==> flow/design.v <==
interface memory_if();
    logic wen, ren;
    logic ready;
    logic [7:0] addr, rdata, wdata;
    modport request(
        input ready, rdata,
        output wen, ren, addr, wdata
    );
    modport response(
        input wen, ren, addr, wdata,
        output ready, rdata
    );
endinterface
module copier(
    input CLK, nRST,
    input logic [7:0] src_addr, dst_addr,
    input logic [7:0] copy_size,
    input logic start,
    output logic finished,
    memory_if.request memif
);
    typedef enum logic [2:0] {
        IDLE,
        READ,
        WRITE,
        FINISH
    } state_t;
    state_t state, state_n;
    logic [7:0] cnt;
    logic clear, count_enable, done, wen;
    data_register data_reg(
        .CLK(CLK),
        .nRST(nRST),
        .WEN(wen),
        .wdata(memif.rdata),
        .data(memif.wdata)
    );
    flex_counter #(.NUM_CNT_BITS(8)) counter(
        .clk(CLK),
        .n_rst(nRST),
        .clear(clear),
        .count_enable(count_enable),
        .rollover_val(copy_size),
        .count_out(cnt),
        .rollover_flag(done)
    );
    always_ff @(posedge CLK, negedge nRST) begin
        if (!nRST) begin
            state <= IDLE;
        end else begin
            state <= state_n;
        end
    end
    always_comb begin
        finished = 1'b0;
        memif.ren = 1'b0;
        memif.wen = 1'b0;
        memif.addr = 8'h00;
        clear = 1'b0;
        count_enable = 1'b0;
        wen = 1'b0;
        state_n = state;
        casez (state)
            IDLE: begin
                if (start) begin
                    clear = 1'b1;
                    state_n = READ;
                end
            end
            READ: begin
                memif.addr = src_addr + cnt;
                memif.ren = 1'b1;
                wen = 1'b1;
                state_n = WRITE;
            end
            WRITE: begin
                memif.addr = dst_addr + cnt;
                memif.wen = 1'b1;
                if (done) begin
                    state_n = FINISH;
                end else begin
                    count_enable = 1'b1;
                    state_n = READ;
                end
            end
            FINISH: begin
                finished = 1'b1;
                state_n = IDLE;
            end
            default: ;
        endcase
    end
endmodule
module data_register(
    input CLK, nRST,
    input logic WEN,
    input logic [7:0] wdata,
    output logic [7:0] data
);
    always_ff @(posedge CLK, negedge nRST) begin
        if(!nRST) begin
            data <= '0;
        end else begin
            data <= (WEN) ? wdata : data;
        end
    end
endmodule
module flex_counter #(
    parameter NUM_CNT_BITS = 4
)( 
    input logic clk,
    input logic n_rst,
    input logic clear,
    input logic count_enable,
    input logic [NUM_CNT_BITS - 1 : 0] rollover_val,
    output logic [NUM_CNT_BITS - 1 :0] count_out,
    output logic rollover_flag
);
    logic [NUM_CNT_BITS - 1 : 0] temp_counter;
    logic [NUM_CNT_BITS - 1 : 0] next_state;
    logic rollover_flag_c;
    always_ff @(posedge clk, negedge n_rst)
    begin
        if (!n_rst)
        begin
            temp_counter <= 0;
            rollover_flag <= 0;
        end
        else
        begin
            temp_counter <= next_state;
            rollover_flag <= rollover_flag_c ;
        end
    end
    always_comb
    begin
        next_state = (clear) ? ('0) : (!count_enable) ? temp_counter :(temp_counter == rollover_val) ? 1 : temp_counter + 1;
        if (next_state == rollover_val)  
        begin
            rollover_flag_c = 1;
        end
        else
        begin
            rollover_flag_c = 0;
        end
    end
    assign count_out = temp_counter;
endmodule
== From RTL to reports: copier ==
What the tools print for copier, step after step.
Lines are those of the file above, counted from 1.
Operators carry their Yosys type and port widths (W data, S select, Z words).
A cell with - has no value.

* Design top: copier
* Clock: CLK
* Library: sky130hd
* Timing corner: tt_025C_1v80

== Elaborated design ==
Yosys after proc, flatten, opt, wreduce and memory -nomap, before mapping. Memory bits, and registers merged into a memory's read port (data or address), are not among the register bits. Print and check cells are not counted. Equal cells are merged and count once.

* Flip-flop bits (word level): 12
* Word-level cells: 25

* Muxes and demuxes: 12
* Reductions and logical operators: 3
* $add $sub $neg: 1
* Eq/ne operators: 6

{| class="wikitable"
|+ Operator list
! kind !! number
|-
| $mux W8 || 3
|-
| $eq A8 B8 Y1 || 2
|-
| $pmux W3 S4 || 1
|-
| $add A8 B1 Y8 const B || 1
|-
| $eq A3 B2 Y1 const B || 2
|-
| $mux W1 || 6
|-
| $reduce_bool A4 Y1 || 1
|-
| $eq A3 B1 Y1 const B || 1
|-
| $logic_not A3 Y1 || 1
|-
| $mux W3 || 1
|-
| $ne A2 B2 Y1 const B || 1
|-
| $reduce_and A2 Y1 || 1
|-
| $mux W2 || 1
|}

== Depth ==
Depth = most cells in a row (Yosys ltp): at word level without a register or memory, in the mapped netlist without a sequential cell, where the memories' decode and read muxes count.

* Depth after elaboration: 6
* ABC_AREA: 0
* Depth in mapped cells: 7
* Depth with buffers taken out: 7

== Netlist ==
Yosys stat after the flow's synthesis: flattened, memories mapped to cells. It holds for the ABC_AREA given above (unset counts as 0); a run with the other value may have another netlist.
The area totals of this step are shown rounded.

{| class="wikitable"
|+ Cell types
! type !! number !! area in all (sq um)
|-
| sky130_fd_sc_hd__dfrtp_1 || 12 || 300.288
|-
| sky130_fd_sc_hd__xor2_1 || 9 || 78.826
|-
| sky130_fd_sc_hd__nor4_4 || 2 || 42.541
|-
| sky130_fd_sc_hd__a21oi_1 || 7 || 35.034
|-
| sky130_fd_sc_hd__and2_1 || 5 || 31.28
|-
| sky130_fd_sc_hd__o21ai_0 || 6 || 30.029
|-
| sky130_fd_sc_hd__and4_1 || 3 || 26.275
|-
| sky130_fd_sc_hd__dfstp_2 || 1 || 26.275
|-
| sky130_fd_sc_hd__nor2_1 || 7 || 26.275
|-
| sky130_fd_sc_hd__nand2_1 || 6 || 22.522
|-
| sky130_fd_sc_hd__xnor3_1 || 1 || 22.522
|-
| sky130_fd_sc_hd__nand2b_1 || 3 || 18.768
|-
| sky130_fd_sc_hd__a311oi_1 || 2 || 17.517
|-
| sky130_fd_sc_hd__xnor2_2 || 1 || 16.266
|-
| sky130_fd_sc_hd__xor2_2 || 1 || 16.266
|-
| sky130_fd_sc_hd__a21o_1 || 2 || 15.014
|-
| sky130_fd_sc_hd__and2b_1 || 2 || 15.014
|-
| sky130_fd_sc_hd__inv_1 || 4 || 15.014
|}

Other cell types: 23; their cells: 26.

* Area of sequential cells: 327 sq um
* Synthesis area: 961 sq um
* Standard cells after synthesis: 100
* Flip-flop cells: 13

By module: a second synthesis without flattening, with its own total; a netlist apart from the flattened one above.

* Cells (unflattened synthesis): 101
* Area (unflattened synthesis): 968 sq um

Each row is one instance without its submodules.

{| class="wikitable"
|+ Modules
! module !! times used !! cells !! sequential area (sq um) !! area (sq um)
|-
| flex_counter (NUM_CNT_BITS=8) || 1 || 91 || 225 || 821
|-
| copier || 1 || 10 || 101 || 148
|}

== Path before layout ==
Source: OpenSTA report_checks on the synthesized netlist (no wires, ideal clock, input and output delay 20% of the period each), path of least setup slack; recovery checks are left aside. Register names are those of the netlist, which keeps one name where synthesis merged equal registers.

* Path kind: register to register
* From: reg counter.temp_counter[0]
* To: reg counter.rollover_flag
* Time at the first pin: 0.000 ns
* Period: 2.23 ns
* Stages on the path: 8
* Arrival: 1.712 ns
* Path delay: 1.839 ns
* Slack: 0.391 ns
* Period reached after synthesis: 1.839 ns

"path delay" is the arrival time less input delay plus setup time.
"stages on the path" counts driving pins, that of a launching flip-flop among them; a cell with two outputs on the path counts twice.
"period reached after synthesis" is the clock period less the worst setup slack; recovery checks do not enter. This is arithmetic on one report: input and output delays are still those of the set period (20% each).
Between the ends stands the longest chain of elaborated cells between them, by number of cells; it is not shown to be the way that was timed. Of several equally long chains one is given.
A line is the first line of the expression or statement that the cell stems from. Yosys adds cells for indexed reads and writes and turns some case tables into memories.

* Cell sequence: sky130_fd_sc_hd__dfrtp_1 > sky130_fd_sc_hd__ha_1 > sky130_fd_sc_hd__nand3b_1 > sky130_fd_sc_hd__or3_1 > sky130_fd_sc_hd__and2_2 > sky130_fd_sc_hd__and4_1 > sky130_fd_sc_hd__a311oi_1 > sky130_fd_sc_hd__nor4_1
* Length of the longest elaborated chain: 6
* Elaborated cells between the ends (all ways): 7

{| class="wikitable"
|+ Ends and longest elaborated chain, after synthesis
! item !! RTL line !! RTL
|-
| start, declared || 119 || <nowiki>logic [NUM_CNT_BITS - 1 : 0] temp_counter;</nowiki>
|-
| start, assigned || 126 || <nowiki>temp_counter <= 0;</nowiki>
|-
| start, assigned || 131 || <nowiki>temp_counter <= next_state;</nowiki>
|-
| $add A8 B1 Y8 || 137 || <nowiki>next_state = (clear) ? ('0) : (!count_enable) ? temp_counter :(temp_counter == rollover_val) ? 1 : temp_counte ...</nowiki>
|-
| $mux W8 (3 in a row) || 137 ||
|-
| $eq A8 B8 Y1 || 138 || <nowiki>if (next_state == rollover_val)</nowiki>
|-
| $mux W1 || 138 ||
|-
| end, assigned || 127 || <nowiki>rollover_flag <= 0;</nowiki>
|-
| end, assigned || 132 || <nowiki>rollover_flag <= rollover_flag_c ;</nowiki>
|-
| end, declared || 117 || <nowiki>output logic rollover_flag</nowiki>
|}

== Path in the finished layout ==
From the final timing report of job 1: the path of least setup slack in the routed layout; clock arrival at registers is part of the times.

* Path kind: input to register
* From: in copy_size[5]
* To: reg counter.rollover_flag
* Time at the first pin: 0.52 ns
* Period: 2.59 ns
* Slack: 0.19 ns
* Arrival: 2.56 ns
* Stages on the path: 7

Between the ends stands the longest chain of elaborated cells between them, by number of cells; it is not shown to be the way that was timed. Of several equally long chains one is given.

* Cell sequence: sky130_fd_sc_hd__clkdlybuf4s50_1 > sky130_fd_sc_hd__xor2_1 > sky130_fd_sc_hd__nor4_4 > sky130_fd_sc_hd__a31oi_2 > sky130_fd_sc_hd__and4_1 > sky130_fd_sc_hd__a311oi_1 > sky130_fd_sc_hd__nor4_1
* Length of the longest elaborated chain: 6
* Elaborated cells between the ends (all ways): 6

{| class="wikitable"
|+ Ends and longest elaborated chain, post-layout
! item !! RTL line !! RTL
|-
| start, declared || 17 || <nowiki>input logic [7:0] copy_size,</nowiki>
|-
| $eq A8 B8 Y1 || 137 || <nowiki>next_state = (clear) ? ('0) : (!count_enable) ? temp_counter :(temp_counter == rollover_val) ? 1 : temp_counte ...</nowiki>
|-
| $mux W8 (3 in a row) || 137 ||
|-
| $eq A8 B8 Y1 || 138 || <nowiki>if (next_state == rollover_val)</nowiki>
|-
| $mux W1 || 138 ||
|-
| end, assigned || 127 || <nowiki>rollover_flag <= 0;</nowiki>
|-
| end, assigned || 132 || <nowiki>rollover_flag <= rollover_flag_c ;</nowiki>
|-
| end, declared || 117 || <nowiki>output logic rollover_flag</nowiki>
|}

FLOW RESULTS
============

Module copier, platform sky130hd: 2 stored runs of the flow (Yosys, OpenROAD) with differing settings, in no particular order. Input and output delays are each 20% of the period that was set; the output load is 0.01 pF.
"achieved clock period" means the clock period less the worst setup slack. The figure is calculated, with input and output delays left at 20% of the set period.
"worst setup path time" = time allowed to the worst setup path (clock period - input delay - output delay, where it has them) - its slack; a late launch clock adds to it, a late capture clock takes from it.
"power" rests on the timing tool's default activity at the inputs, not on a simulated workload.
Measured values are rounded.

Job 1
==> flow/run.sh <==
#!/bin/bash
# the make line also repeats the synthesis and layout settings of config.mk as NAME=value (left out here)
make -C /OpenROAD-flow-scripts/flow DESIGN_CONFIG=/design/flow/config.mk WORK_HOME=/design/flow/orfs CLKGATE_MAP_FILE= finish
==> flow/config.mk <==
export PLATFORM = sky130hd
export DESIGN_NAME = copier
export DESIGN_NICKNAME = copier
export VERILOG_FILES = /design/flow/design.v
export SDC_FILE = /design/flow/constraint.sdc
export NUM_CORES = 4
export LEC_CHECK = 0
export CAP_MARGIN = 20
export CORE_ASPECT_RATIO = 0.91
export CORE_MARGIN = 9
export CORE_UTILIZATION = 63
export CTS_CLUSTER_SIZE = 75
export GPL_TIMING_DRIVEN = 0
export MAX_ROUTING_LAYER = met4
export SLEW_MARGIN = 15
export TNS_END_PERCENT = 85
==> flow/constraint.sdc <==
create_clock -name core_clock -period 2.59 [get_ports {CLK}]
set_input_delay 0.5180 -clock core_clock [delete_from_list [all_inputs] [get_ports {CLK}]]
set_output_delay 0.5180 -clock core_clock [all_outputs]
set_load 0.01 [all_outputs]

==> results of job 1 <==
chip area after synthesis (Yosys): 961 sq um
die area: 3260 sq um
standard-cell area of the final layout: 1120 sq um
utilization: 78.4 %
worst setup slack after layout: 0.193 ns
total negative slack: 0.000 ns
worst hold slack: 0.361 ns
power: 1090 µW
achieved clock period: 2.397 ns
worst setup path time: 1.88 ns
worst setup path kind: input to register

Job 2
==> flow/run.sh <==
#!/bin/bash
# the make line also repeats the synthesis and layout settings of config.mk as NAME=value (left out here)
make -C /OpenROAD-flow-scripts/flow DESIGN_CONFIG=/design/flow/config.mk WORK_HOME=/design/flow/orfs CLKGATE_MAP_FILE= finish
==> flow/config.mk <==
export PLATFORM = sky130hd
export DESIGN_NAME = copier
export DESIGN_NICKNAME = copier
export VERILOG_FILES = /design/flow/design.v
export SDC_FILE = /design/flow/constraint.sdc
export NUM_CORES = 4
export LEC_CHECK = 0
export CAP_MARGIN = 20
export CORE_MARGIN = 2
export CORE_UTILIZATION = 40
export SETUP_SLACK_MARGIN = 0.38
export SLEW_MARGIN = 20
==> flow/constraint.sdc <==
create_clock -name core_clock -period 1.95 [get_ports {CLK}]
set_input_delay 0.3900 -clock core_clock [delete_from_list [all_inputs] [get_ports {CLK}]]
set_output_delay 0.3900 -clock core_clock [all_outputs]
set_load 0.01 [all_outputs]

==> results of job 2 <==
chip area after synthesis (Yosys): 961 sq um
die area: 2810 sq um
standard-cell area of the final layout: 1470 sq um
utilization: 65.7 %
worst setup slack after layout: -0.003 ns
total negative slack: -0.003 ns
worst hold slack: 0.353 ns
power: 1870 µW
achieved clock period: 1.953 ns
worst setup path time: 1.95 ns
worst setup path kind: register to register
